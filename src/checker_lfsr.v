==> flow/design.v <==
module checker_lfsr (
    input wire clk                        ,  
    input wire i_valid                    ,  
    input wire i_rst                      ,  
    input wire i_soft_reset               ,  
    input wire [7:0] i_lfsr_tocheck       ,  
    output wire o_lock                       
);
reg [2:0] valid                                     ;   
reg [2:0] invalid                                   ;   
reg [7:0] LFSR                                      ;   
wire feedback = LFSR[7] ^ (LFSR[6:0]==7'b0000000)   ;   
reg [7:0] buf_LFSR                                  ;   
reg lock                                            ;   
always @(posedge clk or posedge i_rst) 
begin
    if (i_rst) begin         
        LFSR        <= 8'h00            ;          
        valid       <= 0                ;
        invalid     <= 0                ;
        lock        <= 0                ;
        buf_LFSR    <= 0                ;
    end else if (i_soft_reset) begin 
        LFSR        <= i_lfsr_tocheck   ;          
        valid       <= 0                ;
        invalid     <= 0                ;
        lock        <= 0                ;
    end else if(i_valid) begin
        buf_LFSR <= i_lfsr_tocheck;
        if((lock == 0) && (buf_LFSR != LFSR)) begin      
            LFSR <= i_lfsr_tocheck;	         	 
        end else begin                          	 
            LFSR[0] <= feedback;            		 
            LFSR[1] <= LFSR[0];
            LFSR[2] <= LFSR[1] ^ feedback;
            LFSR[3] <= LFSR[2] ^ feedback;
            LFSR[4] <= LFSR[3];
            LFSR[5] <= LFSR[4];
            LFSR[6] <= LFSR[5] ^ feedback;
            LFSR[7] <= LFSR[6];
        end
        if (buf_LFSR == LFSR)      
        begin
            valid <= valid + 1;  
            invalid <= 0;
            if (valid >= 5)          
            begin
                lock <= 1;
                valid <= 0;
            end
        end else if (buf_LFSR != LFSR)
        begin                        
            valid <= 0;
            invalid <= invalid + 1;
            if (invalid >= 3)
            begin
                lock <= 0;
                invalid <= 0;
            end
        end
    end
end
assign o_lock = lock;
endmodule
# From RTL to reports: checker_lfsr
# The steps from the RTL of checker_lfsr to its reports follow in flow order.
# Line numbers count from 1 in the design file above.
# Library cell names are shortened.
# Not given: --
# setup
top_module	checker_lfsr
clock	clk
library	sky130hd
lib_corner	tt_025C_1v80

# After elaboration
# Yosys after proc, flatten, opt, wreduce and memory -nomap, before mapping. Memory bits, and registers merged into a memory's read port (data or address), are not among the register bits. Print and check cells are not counted. Equal cells are merged and count once.
# classes
add_sub_neg	2
n_mul	0
n_div	0
compare	2
equal	3
shifts	0
muxes	40
logic	6
reduce_and_logical	8
# ops
op	n
2-to-1 mux 3 bit	10
2-to-1 mux 1 bit	30
== test 8 bit	1
inequality test 8 bit	1
logical NOT 7 bit	1
adder 3 x 1 -> 3 bit with constant B	2
nonzero test 3 bit	2
XOR 1 bit	4
AND reduction 2 bit	2
AND reduction 4 bit	1
>= comparator 3 x 2 -> 1 bit with constant B	1
inequality test 3 x 2 -> 1 bit with constant B	1
>= comparator 3 bit with constant B	1
inverter 1 bit	2
nonzero test 2 bit	1
logical AND 1 bit	1
# word_totals
register_bits	23
latch_bits	0
ramBits	0
mem_bits_ro	0
clocked_rd_ports_x_width	0
memories	0
input_bits	12
out_inout_bits	1
elab_cells	66

# Depth
# Longest topological path by Yosys (ltp), each cell counted once; first at word level (registers and memories cut), then after technology mapping (sequential cells cut; the memories' decode and read muxes count).
# logic_depth
depth_word	6
ABC_AREA	0
depth_mapped	7
ltp_nobuf	6

# After synthesis
# Source: synth_stat.txt of the flow (Yosys; design flattened, memories mapped). It holds for the ABC_AREA given above (unset counts as 0); a run with the other value may have another netlist.
# Totals and module areas in this step are rounded.
# by_type
type	n	area_total_um2
dfrtp_1	23	575.552
nand2_1	33	123.869
xor2_1	12	105.101
ha_1	4	50.048
nand3_1	8	40.038
a22oi_1	5	37.536
nand4b_1	4	35.034
a31oi_1	5	31.28
o21ai_0	6	30.029
o31ai_1	4	30.029
a22o_1	3	26.275
a21oi_1	5	25.024
clkbuf_1	6	22.522
inv_1	5	18.768
nor2_1	5	18.768
nand3b_1	2	15.014
o211ai_1	2	15.014
nand2b_1	2	12.512
# Not listed: further types 11, cells in them 11.
# synth_totals
stdcells	145
area_mm2	0.0013
seqArea_mm2	0.00058
flip_flops	23
n_buf	9

# Worst setup path after synthesis
# Source: OpenSTA report_checks on the synthesized netlist (no wires, ideal clock, input and output delay 20% of the period each), path of least setup slack; recovery checks are left aside. Register names are those of the netlist, which keeps one name where synthesis merged equal registers.
# synth_path
kind	register to register
startpoint	register LFSR[7]
endpoint	register LFSR[0]
period_ps	2620
t_first_pin_ps	0
arrival_time_ps	1484
required_ps	2551
setup_slack_ps	1066
delay_ps	1553
path_stages	7
n_path_buf	1
period_less_setup_slack_ps	1554
# "delay_ps" = arrival - input delay + setup time.
# "path_stages" counts driving pins, that of a launching flip-flop among them; a cell with two outputs on the path counts twice.
# "period_less_setup_slack_ps" is the clock period less the worst setup slack; recovery checks do not enter. This is arithmetic on one report: input and output delays are still those of the set period (20% each).
# The rows between start and end are the longest chain of elaborated cells between them; the timing report does not say that the signal goes this way. Where chains are equally long, one stands for them.
# A line is the first line of the expression or statement that the cell stems from. Yosys adds cells for indexed reads and writes and turns some case tables into memories.
# At most two assigning lines are given for a register; there are more.
# synth_via
cell_sequence	dfrtp_1 -> buf_6 -> xor2_1 -> nor4_2 -> a31oi_1 -> or3_1 -> nand3_1
elab_chain_len	5
# synth_lines
element	line_no	rtl
from (decl)	11	reg [7:0] LFSR                                      ;
from (assign)	24	LFSR        <= i_lfsr_tocheck   ;
from (assign)	31	LFSR <= i_lfsr_tocheck;
inequality test 8 bit	30	if((lock == 0) && (buf_LFSR != LFSR)) begin
logical AND 1 bit	30
2-to-1 mux 1 bit	30
2-to-1 mux 1 bit	28	end else if(i_valid) begin
2-to-1 mux 1 bit	23	end else if (i_soft_reset) begin
to (assign)	24
to (assign)	31
to (decl)	11

# Worst path after layout
# From the final timing report of flow run A: the path of least setup slack in the routed layout; clock arrival at registers is part of the times.
# The report prints the path's times to 10 ps; the period is as set.
# layout_path
kind	register to register
startpoint	register buf_LFSR[6]
endpoint	register LFSR[0]
period_ps	1290
t_first_pin_ps	280
arrival_time_ps	1910
required_ps	1490
setup_slack_ps	-420
path_stages	7
n_path_buf	1
# The rows between start and end are the longest chain of elaborated cells between them; the timing report does not say that the signal goes this way. Where chains are equally long, one stands for them.
# At most two assigning lines are given for a register; there are more.
# layout_via
cell_sequence	dfrtp_1 -> xor2_1 -> nor4_2 -> buf_4 -> a31oi_4 -> or3_1 -> nand3_1
elab_chain_len	5
# layout_lines
element	line_no	rtl
from (decl)	13	reg [7:0] buf_LFSR                                  ;
from (assign)	22	buf_LFSR    <= 0                ;
from (assign)	29	buf_LFSR <= i_lfsr_tocheck;
inequality test 8 bit	30	if((lock == 0) && (buf_LFSR != LFSR)) begin
logical AND 1 bit	30
2-to-1 mux 1 bit	30
2-to-1 mux 1 bit	28	end else if(i_valid) begin
2-to-1 mux 1 bit	23	end else if (i_soft_reset) begin
to (assign)	24	LFSR        <= i_lfsr_tocheck   ;
to (assign)	31	LFSR <= i_lfsr_tocheck;
to (decl)	11	reg [7:0] LFSR                                      ;

# Module checker_lfsr, platform sky130hd: 2 stored runs of the flow (Yosys, OpenROAD) with differing settings, in no particular order. Input and output delays are each 20% of the period that was set; the output load is 0.01 pF.
# "totalPower_uw": no workload was simulated; the value follows from the tool's default switching activity.
# Results are given in rounded form.
# A setting shown as - is not set for that run.
# A result given as - is not shown for that run.
item,flow run A,flow run B
period_ns,1.29,1.11
CORE_UTILIZATION,21,66
SETUP_SLACK_MARGIN,-0.06,-
PLACE_DENSITY_LB_ADDON,0.04,-
CORE_ASPECT_RATIO,1.32,1.46
CORE_MARGIN,7,4
TNS_END_PERCENT,40,45
ABC_AREA,0,-
CAP_MARGIN,30,20
SLEW_MARGIN,25,15
MIN_ROUTING_LAYER,met2,met1
CELL_PAD_IN_SITES_DETAIL_PLACEMENT,-,0
CTS_CLUSTER_SIZE,-,43
MAX_ROUTING_LAYER,-,met4
die_mm2,0.0086,-
setup_ws_ps,-420,-
total_negative_slack_ps,-4800,-
util_pct,33,-
totalPower_uw,2000,-
synth_area_mm2,0.0013,-
# Flow run B: unfinished; error DPL-0038 in clock tree synthesis
