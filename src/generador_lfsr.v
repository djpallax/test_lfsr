==> flow/design.v <==
module generador_lfsr (
  input wire clk                        ,  
  input wire i_valid                    ,  
  input wire i_rst                      ,  
  input wire i_soft_reset               ,  
  input wire [7:0] i_seed               ,  
  output wire [7:0] o_LFSR
);
reg [7:0] LFSR = 8'h00                           ;   
reg [7:0] seed = 8'h00                           ;   
wire feedback = LFSR[7] ^ (LFSR[6:0]==7'b0000000);   
always @(posedge clk or posedge i_rst)   
begin
    if (i_rst) begin
        LFSR <= seed;                    
    end else if (i_soft_reset) begin 
        LFSR <= i_seed;                  
    end else if (i_valid) begin
        LFSR[0] <= feedback;             
        LFSR[1] <= LFSR[0];
        LFSR[2] <= LFSR[1] ^ feedback;
        LFSR[3] <= LFSR[2] ^ feedback;
        LFSR[4] <= LFSR[3];
        LFSR[5] <= LFSR[4];
        LFSR[6] <= LFSR[5] ^ feedback;
        LFSR[7] <= LFSR[6];
     end 
end
assign o_LFSR = LFSR;  
endmodule
# Reports on generador_lfsr
# Tool output for the design above, in the order of the flow.
# Line numbers count from 1 in the design file above.
# Library cell names are shortened.
# Not given: --
[design]
top_module = "generador_lfsr"
clock = "clk"
library = "sky130hd"
lib_corner = "tt_025C_1v80"

# After elaboration
# Counts by Yosys on the flattened word-level netlist (proc, flatten, opt, wreduce; memories kept). Register bits leave out memories and registers merged into their read ports (data or address). Print and check cells are left out. Cells with the same type and inputs are merged into one.
[word_totals]
register_bits = 8
wordCells = 23
inputBits = 12
[classes]
n_logic = 4
mux = 16
reduce_and_logical = 2
[op_table]
columns = ["op", "n"]
rows = [
  ["two-way mux 1 bit", 16],
  ["zero test 7 bit", 1],
  ["bitwise XOR 1 bit", 4],
  ["nonzero test 2 bit", 1],
]

# Longest topological paths
# Depth = most cells in a row (Yosys ltp): at word level without a register or memory, in the mapped netlist without a sequential cell, where the memories' decode and read muxes count.
[depth]
word_depth = 5
abc_area = 0
depth_mapped = 4
ltp_nobuf = 3

# After synthesis
# The flow's flattened synthesis, as Yosys stat reports it; memories are mapped. The netlist is that of the ABC_AREA named above (0 if unset); the other value can give another one.
[types]
columns = ["type", "n", "type_area_um2"]
rows = [
  ["dfrtp_1", 8, 200.192],
  ["mux2i_1", 4, 40.038],
  ["o21ai_0", 7, 35.034],
  ["nor3b_1", 4, 30.029],
  ["nor4bb_1", 3, 30.029],
  ["nor2b_1", 3, 18.768],
  ["a221oi_1", 2, 17.517],
  ["nand2_1", 4, 15.014],
  ["nand3_1", 3, 15.014],
  ["or4b_4", 1, 13.763],
  ["clkbuf_1", 3, 11.261],
  ["or4_4", 1, 11.261],
  ["a21oi_1", 2, 10.01],
  ["nand3b_1", 1, 7.507],
  ["o211ai_1", 1, 7.507],
  ["nand4_1", 1, 6.256],
  ["or3_1", 1, 6.256],
  ["inv_1", 1, 3.754],
]
[synth_totals]
ff_cells = 8
buf_cells = 3
stdcells = 50
sequential_area_um2 = 200.2
yosys_area_um2 = 479.2

# Timing after synthesis
# OpenSTA on the mapped netlist: ideal clock, no wires. The path of least setup slack (recovery checks aside). Input and output delay are each 20% of the period. Register names are those of the netlist, which keeps one name where synthesis merged equal registers.
[synth_path]
path_type = "register to register"
start = "reg LFSR[0]"
end = "reg LFSR[6]"
t_arrival_ns = 1.605
path_buffers = 0
required_ns = 2.959
driving_pins = 4
slack_ns = 1.354
period_ns = 3.03
setup_time_ns = 0.071
delay_ns = 1.676
synth_period_reached_ns = 1.676
# "delay_ns" is the arrival time less input delay plus setup time.
# "driving_pins" counts driving pins, that of a launching flip-flop among them; a cell with two outputs on the path counts twice.
# "synth_period_reached_ns" = period - worst setup slack (recovery checks aside). The figure is calculated, with input and output delays left at 20% of the set period.
# Between the ends stands the longest chain of elaborated cells between them, by number of cells; it is not shown to be the way that was timed. Of several equally long chains one is given.
# A line is the first line of the expression or statement that the cell stems from. Yosys adds cells for indexed reads and writes and turns some case tables into memories.
# At most two assigning lines are given for a register; there are more.
[synth_between]
cell_sequence = "dfrtp_1 > or4_4 > or4b_4 > nand4_1"
elab_chain_cells = 5
[synth_rtl]
columns = ["item", "line", "source"]
rows = [
  ["start: declaration", 9, "reg [7:0] LFSR = 8'h00                           ;"],
  ["start: assignment", 15, "LFSR <= seed;"],
  ["start: assignment", 17, "LFSR <= i_seed;"],
  ["zero test 7 bit", 11, "wire feedback = LFSR[7] ^ (LFSR[6:0]==7'b0000000);"],
  ["bitwise XOR 1 bit", 11, ""],
  ["bitwise XOR 1 bit", 25, "LFSR[6] <= LFSR[5] ^ feedback;"],
  ["two-way mux 1 bit", 18, "end else if (i_valid) begin"],
  ["two-way mux 1 bit", 16, "end else if (i_soft_reset) begin"],
  ["end: assignment", 15, ""],
  ["end: assignment", 17, ""],
  ["end: declaration", 9, ""],
]

# Worst path after layout
# From the final timing report of run 2: the path of least setup slack in the routed layout; clock arrival at registers is part of the times.
[layout_path]
path_type = "register to register"
start = "reg LFSR[2]"
end = "reg LFSR[2]"
required_ns = 1.38
driving_pins = 4
t_arrival_ns = 1.81
period_ns = 1.19
setup_time_ns = 0.06
path_buffers = 0
slack_ns = -0.42
# Between the ends stands the longest chain of elaborated cells between them, by number of cells; it is not shown to be the way that was timed. Of several equally long chains one is given.
# At most two assigning lines are given for a register; there are more.
[layout_between]
cell_sequence = "dfrtp_1 > or4_4 > or4b_4 > nand3_1"
elab_chain_cells = 5
[layout_rtl]
columns = ["item", "line", "source"]
rows = [
  ["start: declaration", 9, "reg [7:0] LFSR = 8'h00                           ;"],
  ["start: assignment", 15, "LFSR <= seed;"],
  ["start: assignment", 17, "LFSR <= i_seed;"],
  ["zero test 7 bit", 11, "wire feedback = LFSR[7] ^ (LFSR[6:0]==7'b0000000);"],
  ["bitwise XOR 1 bit", 11, ""],
  ["bitwise XOR 1 bit", 21, "LFSR[2] <= LFSR[1] ^ feedback;"],
  ["two-way mux 1 bit", 18, "end else if (i_valid) begin"],
  ["two-way mux 1 bit", 16, "end else if (i_soft_reset) begin"],
  ["end: assignment", 15, ""],
  ["end: assignment", 17, ""],
  ["end: declaration", 9, ""],
]

# Module generador_lfsr, platform sky130hd: 2 stored runs of the flow (Yosys, OpenROAD) with differing settings, in no particular order. Input and output delays are each 20% of the period that was set; the output load is 0.01 pF.
# "period_less_ws_ns" means the clock period less the worst setup slack. The figure is calculated, with input and output delays left at 20% of the set period.
# "worst_path_allowed_less_slack_ns" means the part of the period allowed to the worst setup path (the constraints hold back 20% at inputs and 20% at outputs) less its slack; where the path has registers, the arrival times of their clocks count too.
# "fin_power_mw": no workload was simulated; the value follows from the tool's default switching activity.

[[run]]
name = "run 1"
[run.settings]
period_ns = 0.983
CORE_UTILIZATION = 31
PLACE_DENSITY = 0.57
CORE_ASPECT_RATIO = 0.57
CELL_PAD_IN_SITES_GLOBAL_PLACEMENT = 2
CELL_PAD_IN_SITES_DETAIL_PLACEMENT = 0
TNS_END_PERCENT = 35
GPL_TIMING_DRIVEN = 0
GPL_ROUTABILITY_DRIVEN = 0
CTS_CLUSTER_SIZE = 14
CTS_CLUSTER_DIAMETER = 334
MIN_ROUTING_LAYER = "met2"
MAX_ROUTING_LAYER = "met4"
CAP_MARGIN = 20
CORE_MARGIN = 2
SLEW_MARGIN = 20
[run.results]
outcome = "did not finish, floorplanning stopped with PDN-0185"

[[run]]
name = "run 2"
[run.settings]
period_ns = 1.19
CORE_UTILIZATION = 28
HOLD_SLACK_MARGIN = 0.28
CTS_CLUSTER_SIZE = 10
SLEW_MARGIN = 30
MIN_ROUTING_LAYER = "met2"
CAP_MARGIN = 20
CORE_MARGIN = 2
[run.results]
setupTns_ns = -1.670
setup_worst_slack_ns = -0.423
fin_hold_ws_ns = 0.533
ys_area_um2 = 479.2
period_less_ws_ns = 1.613
worst_path_allowed_less_slack_ns = 1.61
worstPathKind = "register to register"
fin_power_mw = 0.8600
die_footprint_um2 = 2058.4
final_cell_area_um2 = 815.8
finish.utilization_frac = 0.523
